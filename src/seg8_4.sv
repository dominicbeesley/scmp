==> flow/design.v <==
module seg8_4(
	input clk,
	input nrst,
	input [15:0] number,
	input [3:0] dot,
	output reg [3:0] sel,
	output [7:0] seg	
);
reg [3:0] 	data;
reg 		data_dot;
reg [31:0] 	count1;
always_ff @(posedge clk, negedge nrst)
begin
	if(!nrst) begin
		sel <= 4'b1000;
	end
	else if(sel == 4'b0001) begin
		sel <= 4'b1000;
	end
	else begin
		sel <= sel >> 1;
	end
end
always_comb
begin
	case(sel)
		4'b0001: data = number[3:0];
		4'b0010: data = number[7:4];
		4'b0100: data = number[11:8];
		4'b1000: data = number[15:12];
		default: data = 0;
	endcase
	case(sel)
		4'b0001: data_dot = dot[0];
		4'b0010: data_dot = dot[1];
		4'b0100: data_dot = dot[2];
		4'b1000: data_dot = dot[3];
		default: data_dot = 1'b0;
	endcase
end
seg_8 output_seg(
	.dot(data_dot),
	.data(data),
	.seg(seg)
);
endmodule
module seg_8(
	input [3:0] data,
	input dot,
	output [7:0] seg
	);
	reg [6:0] seg2;
	assign seg = {~dot, ~seg2};
	always_comb begin
		case(data)
			4'h0: seg2 = 7'b1111110;
			4'h1: seg2 = 7'b0110000;
			4'h2: seg2 = 7'b1101101;
			4'h3: seg2 = 7'b1111001;
			4'h4: seg2 = 7'b0110011;
			4'h5: seg2 = 7'b1011011;
			4'h6: seg2 = 7'b1011111;
			4'h7: seg2 = 7'b1110000;
			4'h8: seg2 = 7'b1111111;
			4'h9: seg2 = 7'b1111011;
			4'hA: seg2 = 7'b1110111;
			4'hB: seg2 = 7'b0011111;
			4'hC: seg2 = 7'b1001110;
			4'hD: seg2 = 7'b0111101;
			4'hE: seg2 = 7'b1001111;
			4'hF: seg2 = 7'b1000111;
			default: seg2 = 0;
		endcase
	end
endmodule
### Tool chain data of seg8_4

The steps from the RTL of seg8_4 to its reports follow in flow order.
Line numbers count from 1 in the design file above.
Operators: Yosys type, input widths -> output width; for muxes data width and select width s.
The mark n/a stands for no value.

| design | value |
|---|---|
| top | seg8_4 |
| clock | clk |
| cell library | sky130hd |
| library corner | tt_025C_1v80 |

### Word-level counts

Counts by Yosys on the flattened word-level netlist (proc, flatten, opt, wreduce; memories kept). Register bits leave out memories and registers merged into their read ports (data or address); mux counts leave out enables and synchronous resets folded into registers. Print and check cells are left out. Cells with the same type and inputs are merged into one.
Memory sizes are those after Yosys's memory passes, which may raise the word count (mostly to a power of two), join words into wider ones and drop unused or constant bits.

| storage and ports | value |
|---|---|
| flip-flop bits (word level) | 4 |
| ROM bits | 112 |
| memories | 1 |

Memories:

| name | depth | width | read ports | write ports | line | text |
|---|---|---|---|---|---|---|
| (no name shown) | 16 | 7 | 1 | 0 | 55 | `case(data)` |

| operators by class | value |
|---|---|
| equality and inequality tests | 4 |
| muxes and demuxes | 3 |
| bitwise operators | 2 |

Operators with widths:

| operator | count |
|---|---|
| $pmux 4 s4 | 1 |
| $not 7->7 | 1 |
| $eq 4x1->1 const B | 1 |
| $eq 4x2->1 const B | 1 |
| $eq 4x3->1 const B | 1 |
| $eq 4x4->1 const B | 1 |
| $pmux 1 s4 | 1 |
| $mux 4 | 1 |
| $not 1->1 | 1 |

### Logic depth

Longest topological path by Yosys (ltp), each cell counted once; first at word level (registers and memories cut), then after technology mapping (sequential cells cut; the memories' decode and read muxes count).

| logic depth | value |
|---|---|
| depth after elaboration | 3 |
| ABC_AREA | 0 |
| mapped depth | 8 |
| gate-level depth less buffers | 8 |

### Mapped cells and area

Yosys stat after the flow's synthesis: flattened, memories mapped to cells. It holds for the ABC_AREA given above (unset counts as 0); a run with the other value may have another netlist.

Cell types:

| type | count |
|---|---|
| sky130_fd_sc_hd__dfrtp_1 | 3 |
| sky130_fd_sc_hd__ha_1 | 6 |
| sky130_fd_sc_hd__mux2i_1 | 6 |
| sky130_fd_sc_hd__a22o_1 | 4 |
| sky130_fd_sc_hd__a22o_2 | 3 |
| sky130_fd_sc_hd__a221oi_4 | 1 |
| sky130_fd_sc_hd__dfstp_2 | 1 |
| sky130_fd_sc_hd__nor4b_4 | 1 |
| sky130_fd_sc_hd__mux2_4 | 1 |
| sky130_fd_sc_hd__nand2_1 | 4 |
| sky130_fd_sc_hd__nor4b_2 | 1 |
| sky130_fd_sc_hd__nor2b_1 | 2 |
| sky130_fd_sc_hd__o22ai_1 | 2 |
| sky130_fd_sc_hd__buf_6 | 1 |
| sky130_fd_sc_hd__inv_1 | 3 |
| sky130_fd_sc_hd__a21oi_1 | 2 |
| sky130_fd_sc_hd__a221o_1 | 1 |
| sky130_fd_sc_hd__a21oi_2 | 1 |

Not listed: further types 16, cells in them 18.

| mapped netlist | value |
|---|---|
| cells in the netlist | 61 |
| synthesis area | 593.1 sq um |
| sequential part of the area | 101.3 sq um |
| flip-flop cells | 4 |

The figures by module come from a second, unflattened synthesis with its own total; it is not the netlist above.

| second synthesis, totals | value |
|---|---|
| cells (unflattened synthesis) | 62 |
| area (unflattened synthesis) | 534.3 sq um |

Each row is one instance without its submodules.

Modules:

| module | times used | cells | area (sq um) | seq. area (sq um) |
|---|---|---|---|---|
| seg8_4 | 1 | 30 | 279.0 | 101.3 |
| seg_8 | 1 | 32 | 255.2 | 0.0 |

### Worst setup path after synthesis

OpenSTA on the mapped netlist: ideal clock, no wires. The path of least setup slack (recovery checks aside). Input and output delay are each 20% of the period. Register names are those of the netlist, which keeps one name where synthesis merged equal registers.

| timing path after synthesis | value |
|---|---|
| kind | input -> output |
| start point | input port number[12] |
| end point | output port seg[2] |
| clock period | 3.6 ns |
| input delay | 0.720 ns |
| arrival time | 2.130 ns |
| required time | 2.880 ns |
| setup slack | 0.750 ns |
| delay of the path | 1.410 ns |
| driving pins on the path | 6 |
| period reached after synthesis | 2.85 ns |

"delay of the path" is the arrival time less input delay plus setup time.
A path that ends at an output port has no setup time.
"driving pins on the path": output pins that drive a net of the path, with the launching flip-flop's if there is one; two outputs of one cell count as two.
"period reached after synthesis" = period - worst setup slack (recovery checks aside). The figure is calculated, with input and output delays left at 20% of the set period.
The rows between start and end are the longest chain of elaborated cells between them; the timing report does not say that the signal goes this way. Where chains are equally long, one stands for them.
A line is the first line of the expression or statement that the cell stems from. Yosys adds cells for indexed reads and writes and turns some case tables into memories.
A memory read counts as a cell of the chain, while the word-level depth stops at memories.

| on the way, after synthesis | value |
|---|---|
| cells stage by stage | sky130_fd_sc_hd__a22o_1 sky130_fd_sc_hd__a221oi_4 sky130_fd_sc_hd__inv_2 sky130_fd_sc_hd__ha_1 sky130_fd_sc_hd__mux2_4 sky130_fd_sc_hd__a22o_1 |
| cells in the longest elaborated chain | 3 |
| elaborated cells on any way between the ends | 3 |
| source lines of those cells | 3 |
| classes of those cells | 1 x mux; 1 x logic; 1 x memory |

RTL lines, path after synthesis:

| what | line | text |
|---|---|---|
| start: declaration | 4 | `input [15:0] number,` |
| $pmux 4 s4 | 26 | `case(sel)` |
| $mem_v2 16x7 | 55 | `case(data)` |
| $not 7->7 | 53 | `assign seg = {~dot, ~seg2};` |
| end: declaration | 7 | `output [7:0] seg` |

### Path in the finished layout

Path of least setup slack in the final report of run A (OpenROAD, finished layout, wires in). Where an end is a register, its clock arrival counts in the times.

| timing path post-layout | value |
|---|---|
| kind | register -> output |
| start point | register sel[2] |
| end point | output port seg[4] |
| clock period | 2.97 ns |
| arrival time | 2.51 ns |
| required time | 2.38 ns |
| setup slack | -0.13 ns |
| driving pins on the path | 11 |

The rows between start and end are the longest chain of elaborated cells between them; the timing report does not say that the signal goes this way. Where chains are equally long, one stands for them.
A memory read counts as a cell of the chain, while the word-level depth stops at memories.
At most two assigning lines are given for a register; there are more.

| on the way, post-layout | value |
|---|---|
| cells stage by stage | sky130_fd_sc_hd__dfrtp_2 sky130_fd_sc_hd__buf_4 sky130_fd_sc_hd__buf_4 sky130_fd_sc_hd__nor2_1 sky130_fd_sc_hd__nand4b_1 sky130_fd_sc_hd__and3_4 sky130_fd_sc_hd__buf_12 sky130_fd_sc_hd__ha_4 sky130_fd_sc_hd__buf_4 sky130_fd_sc_hd__o31ai_2 sky130_fd_sc_hd__buf_2 |
| cells in the longest elaborated chain | 4 |
| elaborated cells on any way between the ends | 7 |
| classes of those cells | 4 x eq/ne; 1 x mux; 1 x logic; 1 x memory |

RTL lines, path post-layout:

| what | line | text |
|---|---|---|
| start: declaration | 6 | `output reg [3:0] sel,` |
| start: assignment | 15 | `sel <= 4'b1000;` |
| start: assignment | 21 | `sel <= sel >> 1;` |
| $eq 4x4->1 | 26 | `case(sel)` |
| $pmux 4 s4 | 26 |  |
| $mem_v2 16x7 | 55 | `case(data)` |
| $not 7->7 | 53 | `assign seg = {~dot, ~seg2};` |
| end: declaration | 7 | `output [7:0] seg` |

Subject: seg8_4 on sky130hd, stored results

Hello all,

Measured data: module seg8_4, platform sky130hd, 2 stored runs of the flow under differing settings, order arbitrary. Input and output delays are each 20% of the period that was set; the output load is 0.01 pF.
"achieved period" means the clock period less the worst setup slack. The figure is calculated, with input and output delays left at 20% of the set period.
"power": no workload was simulated; the value follows from the tool's default switching activity.

#### Run A

| setting | value |
|---|---|
| period_ns | `2.97` |
| CORE_UTILIZATION | `24` |
| PLACE_DENSITY_LB_ADDON | `0.18` |
| CORE_ASPECT_RATIO | `0.96` |
| CELL_PAD_IN_SITES_DETAIL_PLACEMENT | `2` |
| GPL_TIMING_DRIVEN | `1` |
| CTS_CLUSTER_DIAMETER | `328` |
| MIN_ROUTING_LAYER | `met2` |
| CAP_MARGIN | `20` |
| CORE_MARGIN | `2` |
| SLEW_MARGIN | `20` |

| result | value |
|---|---|
| synthesis area | 593.1 sq um |
| area of the die | 2,884.8 sq um |
| utilization after routing | 0.554 |
| worst setup slack after layout | -0.134 ns |
| sum of negative setup slack | -0.563 ns |
| power | 0.0001694 W |
| achieved period | 3.104 ns |

#### Run B

| setting | value |
|---|---|
| period_ns | `4.15` |
| CORE_UTILIZATION | `52` |
| SETUP_SLACK_MARGIN | `-0.22` |
| PLACE_DENSITY_LB_ADDON | `0.22` |
| CORE_ASPECT_RATIO | `0.92` |
| CORE_MARGIN | `4` |
| ABC_AREA | `0` |
| GPL_TIMING_DRIVEN | `0` |
| GPL_ROUTABILITY_DRIVEN | `0` |
| CTS_CLUSTER_SIZE | `65` |
| CTS_CLUSTER_DIAMETER | `192` |
| SLEW_MARGIN | `0` |
| CAP_MARGIN | `20` |

No final report: placement broke off with FLW-0024.

Thanks
